==> flow/design.v <==
module Calculator (
    input clk_in,
    input sys_rstn,
    input [7:0] dip_switch0,
    input [7:0] dip_switch1,
    input [7:0] dip_switch2,
    input [7:0] dip_switch3,
    input [7:0] dip_switch4,
    input [7:0] dip_switch5,
    input [7:0] dip_switch6,
    input [7:0] dip_switch7,
    input [7:0] user_key,
    output [31:0] led_light,
    output [7:0] digital_tube2,
    output digital_tube_sel2,
    output [7:0] digital_tube1,
    output [3:0] digital_tube_sel1,
    output [7:0] digital_tube0,
    output [3:0] digital_tube_sel0,
    input uart_rxd,
    output uart_txd
);
    wire blank;
    wire [7:0] digital_tube0_orig;
    wire [7:0] digital_tube1_orig;
    wire [3:0] digital_tube_sel0_orig;
    wire [3:0] digital_tube_sel1_orig;
    wire [31:0] srcA;
    wire [31:0] srcB;
    wire [31:0] result;
    wire [31:0] abs;
    assign blank = ~sys_rstn | (user_key[0]+user_key[1]+user_key[2]+user_key[3]+user_key[4]+user_key[5]+user_key[6]+user_key[7] != 7);
    assign digital_tube_sel2 = 1'b1;
    assign digital_tube2 = blank | result[31] ? 8'b11111110 : 8'b11111111;
    assign digital_tube0 = blank ? 8'b11111110 : digital_tube0_orig;
    assign digital_tube1 = blank ? 8'b11111110 : digital_tube1_orig;
    assign digital_tube_sel0 = blank ? 4'hF : digital_tube_sel0_orig;
    assign digital_tube_sel1 = blank ? 4'hF : digital_tube_sel1_orig;
    assign led_light = blank ? 32'hFFFF_FFFF : ~result;
    assign srcA = ~{ dip_switch3, dip_switch2, dip_switch1, dip_switch0 };
    assign srcB = ~{ dip_switch7, dip_switch6, dip_switch5, dip_switch4 };
    assign result = ~user_key[0] ? srcA & srcB :
                    ~user_key[1] ? srcA | srcB :
                    ~user_key[2] ? srcA ^ srcB :
                    ~user_key[3] ? srcA + srcB :
                    ~user_key[4] ? srcA - srcB :
                    ~user_key[5] ? srcA >> srcB[4:0] :
                    ~user_key[6] ? $signed($signed(srcA) >>> srcB[4:0]) :
                    ~user_key[7] ? { srcA, srcA } >> srcB[4:0] :
                    32'b0;
    assign abs = result[31] ? -result : result;
    DigitalTube digitalTube0 (
        .clk(clk_in),
        .reset(sys_rstn),
        .WD(abs[15:0]),
        .sel(digital_tube_sel0_orig),
        .code(digital_tube0_orig)
    );
    DigitalTube digitalTube1 (
        .clk(clk_in),
        .reset(sys_rstn),
        .WD(abs[31:16]),
        .sel(digital_tube_sel1_orig),
        .code(digital_tube1_orig)
    );
    assign uart_txd = 1'b1;
endmodule
module DigitalTube (
    input clk,
    input reset,
    input [15:0] WD,
    output reg [3:0] sel,
    output [7:0] code
);
    localparam [127:0] CODE = {
        8'b10000001, 8'b11001111, 8'b10010010, 8'b10000110,
        8'b11001100, 8'b10100100, 8'b10100000, 8'b10001111,
        8'b10000000, 8'b10000100, 8'b10001000, 8'b11100000,
        8'b10110001, 8'b11000010, 8'b10110000, 8'b10111000
    };
    reg [15:0] data;
    reg [3:0] cnt;
    wire [3:0] curData;
    assign curData = sel == 4'b0001 ? data[3:0] :
                    sel == 4'b0010 ? data[7:4] :
                    sel == 4'b0100 ? data[11:8] :
                    sel == 4'b1000 ? data[15:12] :
                    4'b0;
    assign code = CODE[127 - (curData << 3) -: 8];
    always @(posedge clk) begin
        if (~reset) begin
            sel <= 4'b1;
            data <= 16'b0;
            cnt <= 4'd10;
        end
        else begin
            if (cnt == 0) begin
                sel <= { sel[2:0], sel[3] };
                cnt <= 4'd10;
            end else begin
                cnt <= cnt - 1;
            end
            data <= WD;
        end
    end
endmodule
; ---- Reports on Calculator
; What the tools print for Calculator, step after step.
; Line numbers count from 1 in the design file above.
; Operators carry their Yosys type and port widths (W data, S select, Z words).
; Library cell names are shortened.
; The mark n/a stands for no value.
[setup]
top = Calculator
clk_port = clk_in
lib = sky130hd
corner = tt_025C_1v80

; ---- After elaboration
; Counts by Yosys on the flattened word-level netlist (proc, flatten, opt, wreduce; memories kept). Register bits leave out memories and registers merged into their read ports (data or address); mux counts leave out enables and synchronous resets folded into registers. Print and check cells are left out. Cells with the same type and inputs are merged into one.
[word_totals]
ff_bits = 48
out_inout_bits = 66
word_cells = 76
[op_classes]
n_addsub = 18
eq_ne = 9
n_shift = 5
muxes = 23
logic = 9
reduce_and_logical = 5
[op_table]
columns = op, count
row1 = $mux W32, 9
row2 = $shiftx A128 B32 Y8 const A, 2
row3 = $not A32 Y32, 3
row4 = $add A32 B1 Y32 const B, 2
row5 = $sub A32 B4 Y32 const B, 2
row6 = $shr A64 B5 Y32, 1
row7 = $mux W4, 10
row8 = $add A32 B32 Y32, 1
row9 = $sub A32 B32 Y32, 1
row10 = $and A32 B32 Y32, 1
row11 = $or A32 B32 Y32, 1
row12 = $xor A32 B32 Y32, 1
row13 = $shr A32 B5 Y32, 1
row14 = $sshr A32 B5 Y32, 1
row15 = $neg A32 Y32, 1
row16 = $mux W31, 1
row17 = $sub A7 B7 Y8 const A, 2
row18 = $mux W8, 2
row19 = $sub A4 B1 Y4 const B, 2
row20 = $eq A4 B1 Y1 const B, 2
row21 = $eq A4 B2 Y1 const B, 2
row22 = $eq A4 B3 Y1 const B, 2
row23 = $eq A4 B4 Y1 const B, 2
row24 = $logic_not A4 Y1, 2
row25 = $add A7 B1 Y8, 1
row26 = $ne A8 B3 Y1 const B, 1
row27 = $add A6 B1 Y7, 1
row28 = $add A5 B1 Y6, 1
; Other operator kinds: 9; their cells: 11.

; ---- Logic depth
; Depth = most cells in a row (Yosys ltp): at word level without a register or memory, in the mapped netlist without a sequential cell, where the memories' decode and read muxes count.
[depth]
depth_word = 12
abc_area = 0
depth_mapped = 20
depth_no_buf = 16

; ---- Synthesis result
; The flow's flattened synthesis, as Yosys stat reports it; memories are mapped. The netlist is that of the ABC_AREA named above (0 if unset); the other value can give another one.
[by_type]
columns = type, count, type_area_um2
row1 = ha_1, 113, 1.41E+03
row2 = dfxtp_1, 48, 960.922
row3 = nor2_1, 197, 739.459
row4 = mux2i_1, 71, 710.682
row5 = mux4_2, 31, 698.17
row6 = o21ai_0, 127, 635.61
row7 = a21oi_1, 124, 620.595
row8 = nand2_1, 157, 589.315
row9 = mux2_2, 39, 439.171
row10 = inv_1, 113, 424.157
row11 = clkbuf_1, 95, 356.592
row12 = nand3_1, 52, 260.25
row13 = a211oi_1, 33, 247.738
row14 = o211ai_1, 31, 232.723
row15 = nor2b_1, 37, 231.472
row16 = nor3_1, 43, 215.206
row17 = a31oi_1, 30, 187.68
row18 = xnor2_1, 21, 183.926
; Other cell types: 80; their cells: 545.
[synth_totals]
mapped_cells = 1907
yosys_area_um2 = 13411.6
flip_flops = 48
n_buf = 150
; By module: a second synthesis without flattening, with its own total; a netlist apart from the flattened one above.
[unflattened]
hier_cells = 1957
area_unflattened_um2 = 14312.5
; Each row is one instance without its submodules.
[modules]
columns = mod, n_inst, n_cells, mod_area_um2, seq_area_um2
row1 = Calculator, 1, 1637, 11442.2, 0.0
row2 = DigitalTube, 2, 160, 1435.1, 480.5

; ---- Worst setup path after synthesis
; Source: OpenSTA report_checks on the synthesized netlist (no wires, ideal clock, input and output delay 20% of the period each), path of least setup slack; recovery checks are left aside. Register names are those of the netlist, which keeps one name where synthesis merged equal registers.
[synth_path]
path_type = input to output
startpoint = in dip_switch4[3]
endpoint = out digital_tube2[0]
tclk_ns = 8.39
input_delay_ns = 1.678
output_delay_ns = 1.678
t_first_pin_ns = 1.678
arrival_ns = 5.517
setup_slack_ns = 1.195
path_delay_ns = 3.839
stages = 18
path_buffers = 7
period_less_setup_slack_ns = 7.195
; "path_delay_ns" is the arrival time less input delay plus setup time.
; A path that ends at an output port has no setup time.
; "stages": output pins that drive a net of the path, with the launching flip-flop's if there is one; two outputs of one cell count as two.
; "period_less_setup_slack_ns" = period - worst setup slack (recovery checks aside). The figure is calculated, with input and output delays left at 20% of the set period.
[synth_between]
path_cell_list = clkbuf_1 -> inv_1 -> buf_1 -> clkbuf_1 -> buf_2 -> ha_1 -> buf_2 -> o211ai_1 -> o21a_1 -> a21o_1 -> clkbuf_1 -> a2111oi_0 -> nor3_1 -> o31ai_1 -> mux2i_1 -> a31o_2 -> clkbuf_1 -> and2_1
[synth_lines]
columns = item, line
row1 = "start, declared", 8  ; input [7:0] dip_switch4,
row2 = "end, declared", 14  ; output [7:0] digital_tube2,
; No chain of elaborated cells between the ends is given.

; ---- Worst path after layout
; From the final timing report of job 1: the path of least setup slack in the routed layout; clock arrival at registers is part of the times.
[layout_path]
path_type = input to output
startpoint = in dip_switch4[2]
endpoint = out led_light[4]
tclk_ns = 6.78
input_delay_ns = 1.36
output_delay_ns = 1.36
t_first_pin_ns = 1.36
arrival_ns = 5.41
setup_slack_ns = 0.02
stages = 13
path_buffers = 6
; The rows between start and end are the longest chain of elaborated cells between them; the timing report does not say that the signal goes this way. Where chains are equally long, one stands for them.
; A line is the first line of the expression or statement that the cell stems from. Yosys adds cells for indexed reads and writes and turns some case tables into memories.
[layout_between]
path_cell_list = clkdlybuf4s50_1 -> buf_4 -> buf_4 -> nor2b_1 -> a221oi_1 -> buf_4 -> o21ai_0 -> a211oi_1 -> buf_4 -> a2111oi_0 -> or3_1 -> or2_2 -> clkdlybuf4s50_1
elab_chain_cells = 12
cone_cells = 16
[layout_lines]
columns = item, line
row1 = "start, declared", 8  ; input [7:0] dip_switch4,
row2 = $not A32 Y32, 41  ; assign srcB = ~{ dip_switch7, dip_switch6, dip_switch5, dip_switch4 };
row3 = $shr A64 B5 Y32, 49  ; ~user_key[7] ? { srcA, srcA } >> srcB[4:0] :
row4 = $mux W32, 49
row5 = $mux W32, 48  ; ~user_key[6] ? $signed($signed(srcA) >>> srcB[4:0]) :
row6 = $mux W32, 47  ; ~user_key[5] ? srcA >> srcB[4:0] :
row7 = $mux W32, 46  ; ~user_key[4] ? srcA - srcB :
row8 = $mux W32, 45  ; ~user_key[3] ? srcA + srcB :
row9 = $mux W32, 44  ; ~user_key[2] ? srcA ^ srcB :
row10 = $mux W32, 43  ; ~user_key[1] ? srcA | srcB :
row11 = $mux W32, 42  ; assign result = ~user_key[0] ? srcA & srcB :
row12 = $not A32 Y32, 39  ; assign led_light = blank ? 32'hFFFF_FFFF : ~result;
row13 = $mux W32, 39
row14 = "end, declared", 13  ; output [31:0] led_light,

# Flow runs of Calculator

Measured data: module Calculator, platform sky130hd, 2 stored runs of the flow under differing settings, order arbitrary. Input and output delays are each 20% of the period that was set; the output load is 0.01 pF.
"period_less_ws_ns": clock period set for the run, less the worst setup slack. It is reckoned from that one timing run; input and output delays stay at 20% of the period that was set.
"worst_setup_path_time_ns" = time allowed to the worst setup path (clock period - input delay - output delay, where it has them) - its slack; a late launch clock adds to it, a late capture clock takes from it.
"power_mw" rests on the timing tool's default activity at the inputs, not on a simulated workload.

# job 1
==> flow/run.sh <==
#!/bin/bash
# the make line also repeats the synthesis and layout settings of config.mk as NAME=value (left out here)
make -C /OpenROAD-flow-scripts/flow DESIGN_CONFIG=/design/flow/config.mk WORK_HOME=/design/flow/orfs CLKGATE_MAP_FILE= finish
==> flow/config.mk <==
export PLATFORM = sky130hd
export DESIGN_NAME = Calculator
export DESIGN_NICKNAME = Calculator
export VERILOG_FILES = /design/flow/design.v
export SDC_FILE = /design/flow/constraint.sdc
export NUM_CORES = 4
export LEC_CHECK = 0
export CAP_MARGIN = 20
export CORE_MARGIN = 2
export CORE_UTILIZATION = 40
export SLEW_MARGIN = 20
==> flow/constraint.sdc <==
create_clock -name core_clock -period 6.78 [get_ports {clk_in}]
set_input_delay 1.3560 -clock core_clock [delete_from_list [all_inputs] [get_ports {clk_in}]]
set_output_delay 1.3560 -clock core_clock [all_outputs]
set_load 0.01 [all_outputs]

==> job 1: results <==
layout_stdcell_area_um2=16866.2
worstSetupSlack_ns=0.016
dieArea_um2=35010.2
post_synth_area_um2=13411.6
final_util_pct=50.7
period_less_ws_ns=6.764
total_negative_slack_ns=0.000
hold_ws_ns=0.460
worst_setup_path_time_ns=4.05
worst_setup_path_type="input to output"
power_mw=2.239

# job 2
==> flow/run.sh <==
#!/bin/bash
# the make line also repeats the synthesis and layout settings of config.mk as NAME=value (left out here)
make -C /OpenROAD-flow-scripts/flow DESIGN_CONFIG=/design/flow/config.mk WORK_HOME=/design/flow/orfs CLKGATE_MAP_FILE= finish
==> flow/config.mk <==
export PLATFORM = sky130hd
export DESIGN_NAME = Calculator
export DESIGN_NICKNAME = Calculator
export VERILOG_FILES = /design/flow/design.v
export SDC_FILE = /design/flow/constraint.sdc
export NUM_CORES = 4
export LEC_CHECK = 0
export CAP_MARGIN = 35
export CORE_ASPECT_RATIO = 0.64
export CORE_MARGIN = 2
export CORE_UTILIZATION = 60
export CTS_CLUSTER_DIAMETER = 142
export GPL_TIMING_DRIVEN = 1
export MIN_ROUTING_LAYER = met2
export PLACE_DENSITY_LB_ADDON = 0.06
export SETUP_SLACK_MARGIN = 1.18
export SLEW_MARGIN = 5
export TNS_END_PERCENT = 100
==> flow/constraint.sdc <==
create_clock -name core_clock -period 4.98 [get_ports {clk_in}]
set_input_delay 0.9960 -clock core_clock [delete_from_list [all_inputs] [get_ports {clk_in}]]
set_output_delay 0.9960 -clock core_clock [all_outputs]
set_load 0.01 [all_outputs]

==> job 2: results <==
outcome="not finished: clock tree synthesis ended with error DPL-0033"
