==> flow/design.v <==
`timescale 1ns / 1ps
module TC(
    input clk,
    input reset,
    input [3:2] Addr,
    input WE,
    input [31:0] Din,
    output [31:0] Dout,
    output IRQ
    );
	reg [1:0] state;
	reg [31:0] mem [2:0];
	reg _IRQ;
	assign IRQ = mem[0][3] & _IRQ;
	assign Dout = mem[Addr];
	wire [31:0] load = Addr == 0 ? {28'h0, Din[3:0]} : Din;
	integer i;
	always @(posedge clk) begin
		if(reset) begin
			state <= 0; 
			for(i = 0; i < 3; i = i+1) mem[i] <= 0;
			_IRQ <= 0;
		end
		else if(WE) begin
			mem[Addr] <= load;
		end
		else begin
			case(state)
				2'b00 : if(mem[0][0]) begin
					state <= 2'b01;
					_IRQ <= 1'b0;
				end
				2'b01 : begin
					mem[2] <= mem[1];
					state <= 2'b10;
				end
				2'b10  : 
					if(mem[0][0]) begin
						if(mem[2] > 1) mem[2] <= mem[2]-1;
						else begin
							mem[2] <= 0;
							state <= 2'b11;
							_IRQ <= 1'b1;
						end
					end
					else state <= 2'b00;
				default : begin
					if(mem[0][2:1] == 2'b00) mem[0][0] <= 1'b0;
					else _IRQ <= 1'b0;
					state <= 2'b00;
				end
			endcase
		end
	end
endmodule
* Reports on TC
The steps from the RTL of TC to its reports follow in flow order.
Line numbers count from 1 in the design file above.
Operators: Yosys type, input widths -> output width; for muxes data width and select width s.
The mark - stands for no value.
- Design top :: TC
- Clock input :: clk
- Library :: sky130hd
- Corner :: tt_025C_1v80

* Elaborated design
Counts by Yosys on the flattened word-level netlist (proc, flatten, opt, wreduce; memories kept). Register bits leave out memories and registers merged into their read ports (data or address). Print and check cells are left out. Cells with the same type and inputs are merged into one.
Yosys's memory passes give these memory sizes; they may raise the number of words (mostly to a power of two), join words into wider ones and drop unused or constant bits.
- Add/sub/neg operators :: 1
- Order comparisons :: 1
- Equality and inequality tests :: 7
- Muxes and demuxes :: 54
- Bitwise operators :: 5
- Reductions and logical operators :: 8
** Operators with widths (number)
- $mux 32 :: 19
- $reduce_or 32->1 :: 2
- $sub 32x1->32 const B :: 1
- $gt 32x1->1 const B :: 1
- $mux 1 :: 25
- $mux 2 :: 8
- $ne 2x2->1 const B :: 3
- $logic_not 2->1 :: 3
- $reduce_and 6->1 :: 1
- $pmux 2 s3 :: 1
- $ne 3x1->1 const B :: 1
- $ne 3x3->1 const B :: 1
- $reduce_and 3->1 :: 1
- $reduce_or 3->1 :: 1
- $pmux 1 s3 :: 1
- $or 1x1->1 :: 2
- $not 1->1 :: 2
- $eq 2x1->1 const B :: 1
- $eq 2x2->1 const B :: 1
- $and 1x1->1 :: 1
- Register bits after elaboration :: 3
- Bits in writable memories :: 128
- Memory cells :: 1
- Input port bits :: 37
- Output and inout port bits :: 33
- Word-level cells :: 79
** Memory list
- mem :: words 4, width 32, line 12 : reg [31:0] mem [2:0];

* Depth
Longest topological path by Yosys (ltp), each cell counted once; first at word level (registers and memories cut), then after technology mapping (sequential cells cut; the memories' decode and read muxes count).
- Depth in word-level cells :: 11
- ABC_AREA :: 0
- Depth in mapped cells :: 9
- Gate-level depth less buffers :: 8

* After synthesis
Source: synth_stat.txt of the flow (Yosys; design flattened, memories mapped). It holds for the ABC_AREA given above (unset counts as 0); a run with the other value may have another netlist.
The area totals of this step are shown rounded.
- Mapped cells :: 552
- Cell area after synthesis :: 6797 um2
- Area of sequential cells :: 3944 um2
- Mapped flip-flops :: 133
- Buffer cells :: 37
** Cells by type
- sky130_fd_sc_hd__edfxtp_1 :: number 128, total area 3.84E+03 um2
- sky130_fd_sc_hd__mux4_2 :: number 32, total area 720.691 um2
- sky130_fd_sc_hd__nor2_1 :: number 81, total area 304.042 um2
- sky130_fd_sc_hd__xor2_1 :: number 19, total area 166.41 um2
- sky130_fd_sc_hd__nand2_1 :: number 43, total area 161.405 um2
- sky130_fd_sc_hd__nand3_1 :: number 30, total area 150.144 um2
- sky130_fd_sc_hd__nor3_1 :: number 24, total area 120.115 um2
- sky130_fd_sc_hd__clkbuf_1 :: number 31, total area 116.362 um2
- sky130_fd_sc_hd__a21oi_1 :: number 20, total area 100.096 um2
- sky130_fd_sc_hd__dfxtp_1 :: number 5, total area 100.096 um2
- sky130_fd_sc_hd__and2_1 :: number 14, total area 87.584 um2
- sky130_fd_sc_hd__nor4_1 :: number 13, total area 81.328 um2
- sky130_fd_sc_hd__a221oi_1 :: number 9, total area 78.826 um2
- sky130_fd_sc_hd__and3_1 :: number 12, total area 75.072 um2
- sky130_fd_sc_hd__xnor2_1 :: number 8, total area 70.067 um2
- sky130_fd_sc_hd__nor4_2 :: number 4, total area 50.048 um2
- sky130_fd_sc_hd__or4_1 :: number 6, total area 45.043 um2
- sky130_fd_sc_hd__or3_1 :: number 6, total area 37.536 um2
Not listed: further types 36, cells in them 67.

* Worst setup path after synthesis
Path of least setup slack by OpenSTA after synthesis, without wires, with an ideal clock, recovery checks aside; 20% of the period is set as input and as output delay. Where synthesis merged equal registers, the netlist keeps one of their names.
- Kind :: input-to-reg
- From :: input Addr[2]
- To :: memory mem[0][0]
- Clock period :: 6.76 ns
- Input delay :: 1.352 ns
- Library setup time :: 0.302 ns
- Time at the first pin :: 1.352 ns
- Arrival :: 4.682 ns
- Required time :: 6.458 ns
- Path slack :: 1.776 ns
- Path delay :: 3.632 ns
- Driving pins on the path :: 5
- Buffers on the path :: 2
- Synthesis period reached :: 4.984 ns
"path delay" = arrival - input delay + setup time.
"driving pins on the path" counts driving pins, that of a launching flip-flop among them; a cell with two outputs on the path counts twice.
"synthesis period reached" is the clock period less the worst setup slack; recovery checks do not enter. This is arithmetic on one report: input and output delays are still those of the set period (20% each).
The rows between start and end are the longest chain of elaborated cells between them; the timing report does not say that the signal goes this way. Where chains are equally long, one stands for them.
A line is the first line of the expression or statement that the cell stems from. Yosys adds cells for indexed reads and writes and turns some case tables into memories.
Only ways into the end's enable, where the timed path ends, are counted here.
- Path through :: sky130_fd_sc_hd__clkbuf_1 sky130_fd_sc_hd__or2_2 sky130_fd_sc_hd__clkbuf_1 sky130_fd_sc_hd__o21ai_0 sky130_fd_sc_hd__nand2b_1
- Length of the longest elaborated chain :: 4
- Elaborated cells on any way between the ends :: 4
- RTL lines with such cells :: 2
- Those cells by class :: 4 x mux
** RTL lines, path after synthesis
- start: declaration :: line 5 : input [3:2] Addr,
- $mux 2 :: line 24 : else if(WE) begin
- $mux 2 :: line 19 : if(reset) begin
- $mux 2 (2 in a row)
- end: declaration :: line 12 : reg [31:0] mem [2:0];

* Timing after layout
From the final timing report of flow run 1: the path of least setup slack in the routed layout; clock arrival at registers is part of the times.
- Kind :: input-to-output
- From :: input Addr[2]
- To :: output Dout[22]
- Clock period :: 6.08 ns
- Input delay :: 1.22 ns
- Output delay :: 1.22 ns
- Time at the first pin :: 1.22 ns
- Arrival :: 3.28 ns
- Required time :: 4.86 ns
- Path slack :: 1.58 ns
- Driving pins on the path :: 4
- Buffers on the path :: 3
The rows between start and end are the longest chain of elaborated cells between them; the timing report does not say that the signal goes this way. Where chains are equally long, one stands for them.
The chain passes a memory read, where the word-level depth is cut; so it can be longer than that depth.
- Path through :: sky130_fd_sc_hd__buf_2 sky130_fd_sc_hd__buf_4 sky130_fd_sc_hd__mux4_2 sky130_fd_sc_hd__clkdlybuf4s50_1
- Length of the longest elaborated chain :: 1
- Elaborated cells on any way between the ends :: 1
- RTL lines with such cells :: 1
- Those cells by class :: 1 x memory
** RTL lines, path after layout
- start: declaration :: line 5 : input [3:2] Addr,
- $mem_v2 4x32 :: line 12 : reg [31:0] mem [2:0];
- end: declaration :: line 8 : output [31:0] Dout,

Add stored flow runs of TC

TC through Yosys and OpenROAD on sky130hd: 2 stored runs, unordered, with their settings and measured results. The constraints put input and output delay at 20% of the set period each and load the outputs with 0.01 pF.
"achieved period": clock period set for the run, less the worst setup slack. It is reckoned from that one timing run; input and output delays stay at 20% of the period that was set.
"power" is the tool's figure for a default switching activity; nothing was simulated.
Results are given in rounded form.

* Flow run 1
** Files
==> flow/run.sh <==
#!/bin/bash
# the make line also repeats the synthesis and layout settings of config.mk as NAME=value (left out here)
make -C /OpenROAD-flow-scripts/flow DESIGN_CONFIG=/design/flow/config.mk WORK_HOME=/design/flow/orfs CLKGATE_MAP_FILE= finish
==> flow/config.mk <==
export PLATFORM = sky130hd
export DESIGN_NAME = TC
export DESIGN_NICKNAME = TC
export VERILOG_FILES = /design/flow/design.v
export SDC_FILE = /design/flow/constraint.sdc
export NUM_CORES = 4
export LEC_CHECK = 0
export CAP_MARGIN = 20
export CORE_MARGIN = 2
export CORE_UTILIZATION = 40
export SLEW_MARGIN = 20
==> flow/constraint.sdc <==
create_clock -name core_clock -period 6.08 [get_ports {clk}]
set_input_delay 1.2160 -clock core_clock [delete_from_list [all_inputs] [get_ports {clk}]]
set_output_delay 1.2160 -clock core_clock [all_outputs]
set_load 0.01 [all_outputs]
** Results
- Cell area after synthesis :: 6797 um2
- Power :: 2.527 mW
- Standard-cell area after layout :: 8524 um2
- Overall die area :: 18050 um2
- Setup slack of the critical path :: 1.584 ns
- Achieved period :: 4.496 ns

* Flow run 2
** Files
==> flow/run.sh <==
#!/bin/bash
# the make line also repeats the synthesis and layout settings of config.mk as NAME=value (left out here)
make -C /OpenROAD-flow-scripts/flow DESIGN_CONFIG=/design/flow/config.mk WORK_HOME=/design/flow/orfs CLKGATE_MAP_FILE= finish
==> flow/config.mk <==
export PLATFORM = sky130hd
export DESIGN_NAME = TC
export DESIGN_NICKNAME = TC
export VERILOG_FILES = /design/flow/design.v
export SDC_FILE = /design/flow/constraint.sdc
export NUM_CORES = 4
export LEC_CHECK = 0
export CAP_MARGIN = 20
export CORE_MARGIN = 10
export CORE_UTILIZATION = 21
export CTS_CLUSTER_DIAMETER = 202
export GPL_TIMING_DRIVEN = 1
export PLACE_DENSITY = 0.75
export SETUP_SLACK_MARGIN = 1.25
export SLEW_MARGIN = 20
==> flow/constraint.sdc <==
create_clock -name core_clock -period 6.11 [get_ports {clk}]
set_input_delay 1.2220 -clock core_clock [delete_from_list [all_inputs] [get_ports {clk}]]
set_output_delay 1.2220 -clock core_clock [all_outputs]
set_load 0.01 [all_outputs]
** Results
- Cell area after synthesis :: 6797 um2
- Power :: 2.403 mW
- Standard-cell area after layout :: 8660 um2
- Overall die area :: 39960 um2
- Setup slack of the critical path :: 1.579 ns
- Achieved period :: 4.531 ns
