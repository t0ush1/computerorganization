==> flow/design.v <==
`timescale 1ns / 1ps
module DT (
    input clk,
    input reset,
    input [3:0] byteEn,
    input Addr,
    input [31:0] WD_orig,
    output [31:0] RD,
    output [7:0] code0,
    output [7:0] code1,
    output [7:0] code2,
    output reg [3:0] sel0,
    output reg [3:0] sel1,
    output reg sel2
);
    localparam [127:0] CODE = {
        8'b10000001, 8'b11001111, 8'b10010010, 8'b10000110,
        8'b11001100, 8'b10100100, 8'b10100000, 8'b10001111,
        8'b10000000, 8'b10000100, 8'b10001000, 8'b11100000,
        8'b10110001, 8'b11000010, 8'b10110000, 8'b10111000
    };
    localparam CYCLE = 100;
    reg [31:0] mem [1:0];
    reg [31:0] WD;
    reg [31:0] cnt;
    wire [3:0] curData0;
    wire [3:0] curData1;
    assign curData0 = sel0 == 4'b0001 ? mem[0][3:0] :
                    sel0 == 4'b0010 ? mem[0][7:4] :
                    sel0 == 4'b0100 ? mem[0][11:8] :
                    sel0 == 4'b1000 ? mem[0][15:12] :
                    4'b0;
    assign curData1 = sel1 == 4'b0001 ? mem[0][19:16] :
                    sel1 == 4'b0010 ? mem[0][23:20] :
                    sel1 == 4'b0100 ? mem[0][27:24] :
                    sel1 == 4'b1000 ? mem[0][31:28] :
                    4'b0;
    assign code0 = CODE[127 - (curData0 << 3) -: 8];
    assign code1 = CODE[127 - (curData1 << 3) -: 8];
    assign code2 = CODE[127 - (mem[1][3:0] << 3) -: 8];
    assign RD = mem[Addr];
    always @(*) begin
		WD = RD;
		if (byteEn[3]) WD[31:24] = WD_orig[31:24];
		if (byteEn[2]) WD[23:16] = WD_orig[23:16];
		if (byteEn[1]) WD[15:8] = WD_orig[15:8];
		if (byteEn[0]) WD[7:0] = WD_orig[7:0];
	end
    always @(posedge clk) begin
        if (reset) begin
            sel0 <= 4'b1;
            sel1 <= 4'b1;
            sel2 <= 1'b1;
            cnt <= CYCLE;
            mem[0] <= 32'b0;
            mem[1] <= 32'b0;
        end
        else if (|byteEn) begin
            mem[Addr] <= Addr ? { 28'b0, WD[3:0] } : WD;
        end else begin
            if (cnt == 0) begin
                sel0 <= { sel0[2:0], sel0[3] };
                sel1 <= { sel1[2:0], sel1[3] };
                cnt <= CYCLE;
            end else begin
                cnt <= cnt - 1;
            end
        end
    end
endmodule
# Step by step through the tools: DT
# Tool output for the design above, in the order of the flow.
# Lines are those of the file above, counted from 1.
# Library cell names are shortened.
inputs:
  top_module: "DT"
  clock_port: "clk"
  lib: "sky130hd"
  lib_corner: "tt_025C_1v80"

# After elaboration
# Yosys after proc, flatten, opt, wreduce and memory -nomap, before mapping. Enables and synchronous resets that opt folds into registers are not counted as muxes. Memory bits, and registers merged into a memory's read port (data or address), are not among the register bits. Print and check cells are not counted. Equal cells are merged and count once.
# Memory sizes are those after Yosys's memory passes, which may raise the word count (mostly to a power of two), join words into wider ones and drop unused or constant bits.
op_classes:
  logic: 1
  compare: 0
  reduce_and_logical: 3
  n_mul: 0
  n_mux: 21
  n_div: 0
  n_shift: 3
  equal: 8
  n_addsub: 10
op_table:
  columns: ["cell", "count"]
  rows:
  - ["128-bit by 10-bit indexed select with 8-bit output (first input constant)", 3]
  - ["32-bit 2-to-1 mux", 4]
  - ["32-bit by 1-bit subtractor with 32-bit output (second input constant)", 1]
  - ["32-bit logical NOT", 1]
  - ["8-bit 2-to-1 mux", 4]
  - ["4-bit 2-to-1 mux", 8]
  - ["9-bit by 5-bit subtractor with 10-bit output (second input constant)", 3]
  - ["8-bit by 2-bit adder with 9-bit output (second input constant)", 3]
  - ["7-bit by 7-bit subtractor with 8-bit output (first input constant)", 3]
  - ["4-bit by 1-bit equality test with 1-bit output (second input constant)", 2]
  - ["4-bit by 2-bit equality test with 1-bit output (second input constant)", 2]
  - ["4-bit by 3-bit equality test with 1-bit output (second input constant)", 2]
  - ["4-bit equality test (second input constant)", 2]
  - ["1-bit 2-to-1 mux", 5]
  - ["4-bit OR reduction", 1]
  - ["2-bit AND reduction", 1]
  - ["1-bit inverter", 1]
bits:
  latchBits: 0
  output_inout_bits: 65
  n_memories: 1
  ff_bits: 40
  mem_bits_rw: 64
  wordCells: 50
  rom_bits: 0
mem_list:
  columns: ["name", "size", "word_bits", "line_no", "text"]
  rows:
  - ["mem", 2, 32, 23, "reg [31:0] mem [1:0];"]

# Longest topological paths
# Longest topological path by Yosys (ltp), each cell counted once; first at word level (registers and memories cut), then after technology mapping (sequential cells cut; the memories' decode and read muxes count).
depth:
  word_depth: 9
  ABC_AREA: 1
  ltp_mapped: 15
  ltp_nobuf: 15

# After synthesis
# Source: synth_stat.txt of the flow (Yosys; design flattened, memories mapped). It holds for the ABC_AREA given above (unset counts as 0); a run with the other value may have another netlist.
# The area totals of this step are shown rounded.
mapped:
  synth_area_um2: 6242
  flip_flops: 104
  cell_count: 826
  n_buf: 21
  seqArea_um2: 2723
by_type:
  columns: ["cell_type", "count"]
  rows:
  - ["edfxtp_1", 64]
  - ["nand2_1", 274]
  - ["dfxtp_1", 40]
  - ["nor2_1", 97]
  - ["ha_1", 21]
  - ["a21oi_1", 49]
  - ["nand3_1", 46]
  - ["inv_1", 57]
  - ["nand4_1", 26]
  - ["o21ai_0", 26]
  - ["xor2_1", 12]
  - ["nand2_2", 12]
  - ["nor2_4", 6]
  - ["nor2_2", 9]
  - ["xnor2_1", 5]
  - ["buf_2", 8]
  - ["mux2i_1", 4]
  - ["inv_2", 10]
# Not listed: further types 27, cells in them 60.

# Path before layout
# Path of least setup slack by OpenSTA after synthesis, without wires, with an ideal clock, recovery checks aside; 20% of the period is set as input and as output delay. Where synthesis merged equal registers, the netlist keeps one of their names.
synth_timing:
  kind: "input to register"
  startpoint: "in byteEn[2]"
  endpoint: "mem mem[0][0]"
  in_delay_ns: 1.130
  setup_ns: 0.389
  arrival_time_ns: 2.809
  path_buffers: 2
  driving_pins: 8
  slack_ns: 2.452
  clock_period_ns: 5.65
  path_delay_ns: 2.068
  synth_period_reached_ns: 3.198
# "path_delay_ns" = arrival - input delay + setup time.
# "driving_pins" counts driving pins, that of a launching flip-flop among them; a cell with two outputs on the path counts twice.
# "synth_period_reached_ns" = period - worst setup slack (recovery checks aside). The figure is calculated, with input and output delays left at 20% of the set period.
synth_between:
  path_cell_list: "buf_2 > inv_2 > nand4_4 > clkinv_2 > nor2_1 > nand2_1 > buf_2 > nand2_1"
synth_rtl:
  columns: ["element", "line_no", "text"]
  rows:
  - ["start: declaration", 5, "input [3:0] byteEn,"]
  - ["end: declaration", 23, "reg [31:0] mem [1:0];"]
# Chain of elaborated cells between the ends: none given.

# Path in the finished layout
# Path of least setup slack in the final report of run 1 (OpenROAD, finished layout, wires in). Where an end is a register, its clock arrival counts in the times.
layout_timing:
  kind: "input to output"
  startpoint: "in Addr"
  endpoint: "out RD[3]"
  clock_period_ns: 6.06
  out_delay_ns: 1.21
  in_delay_ns: 1.21
  driving_pins: 5
  slack_ns: 1.42
  path_buffers: 3
  arrival_time_ns: 3.42
# Between the ends stands the longest chain of elaborated cells between them, by number of cells; it is not shown to be the way that was timed. Of several equally long chains one is given.
# Each line given opens the expression or statement behind the cell; cells for indexed reads and writes are added by Yosys, which also makes memories of some case tables.
# A memory read counts as a cell of the chain, while the word-level depth stops at memories.
layout_between:
  path_cell_list: "clkdlybuf4s50_1 > clkinv_1 > buf_4 > o21ai_0 > clkdlybuf4s50_1"
  elab_chain_len: 1
layout_rtl:
  columns: ["element", "line_no", "text"]
  rows:
  - ["start: declaration", 6, "input Addr,"]
  - ["memory 2 x 32 bit", 23, "reg [31:0] mem [1:0];"]
  - ["end: declaration", 8, "output [31:0] RD,"]

# 2 stored runs of DT in the flow (synthesis by Yosys, layout by OpenROAD, sky130hd cells), in arbitrary order. Constraints: input delay and output delay 20% of the set period each, output load 0.01 pF.
# By "clock_period_reached_ns" is meant the clock period of the run minus its worst setup slack. This is arithmetic on one report: input and output delays are still those of the set period (20% each).
# "worst_path_allowed_less_slack_ns" is the time allowed to the run's worst setup path (the clock period less input and output delay, where it has them) less its slack. Clock arrival times count: a late capture clock shortens it, a late launch clock lengthens it.
# "fin_power_uw" rests on the timing tool's default activity at the inputs, not on a simulated workload.
# Measured values are rounded.
runs:
  - name: "run 1"
    settings:
      period_ns: 6.06
      CORE_UTILIZATION: 17
      SETUP_SLACK_MARGIN: 0.63
      PLACE_DENSITY_LB_ADDON: 0.11
      CORE_MARGIN: 8
      CELL_PAD_IN_SITES_DETAIL_PLACEMENT: 0
      ABC_AREA: 1
      GPL_TIMING_DRIVEN: 1
      SLEW_MARGIN: 20
      MAX_ROUTING_LAYER: "met4"
      CAP_MARGIN: 20
    results:
      final_hold_ws_ns: 0.470
      clock_period_reached_ns: 4.637
      setup_ws_ns: 1.423
      synthArea_um2: 6242
      worst_path_allowed_less_slack_ns: 2.21
      critical_path_kind: "input to output"
      layout_stdcell_area_um2: 8142
      fin_power_uw: 1784
      layout_utilization_pct: 22.4
      setupTns_ns: 0.000
      die_um2: 43110
  - name: "run 2"
    settings:
      period_ns: 7.36
      CORE_UTILIZATION: 52
      SETUP_SLACK_MARGIN: -0.64
      HOLD_SLACK_MARGIN: 0.23
      CORE_ASPECT_RATIO: 0.59
      ABC_AREA: 0
      GPL_ROUTABILITY_DRIVEN: 0
      CTS_CLUSTER_SIZE: 30
      CTS_CLUSTER_DIAMETER: 107
      CAP_MARGIN: 30
      CORE_MARGIN: 2
      SLEW_MARGIN: 20
    results:
      layout_utilization_pct: 67.1
      die_um2: 13050
      final_hold_ws_ns: 0.519
      synthArea_um2: 6304
      clock_period_reached_ns: 5.640
      layout_stdcell_area_um2: 7802
      worst_path_allowed_less_slack_ns: 4.17
      critical_path_kind: "register to output"
      setup_ws_ns: 1.720
      setupTns_ns: 0.000
      fin_power_uw: 1499
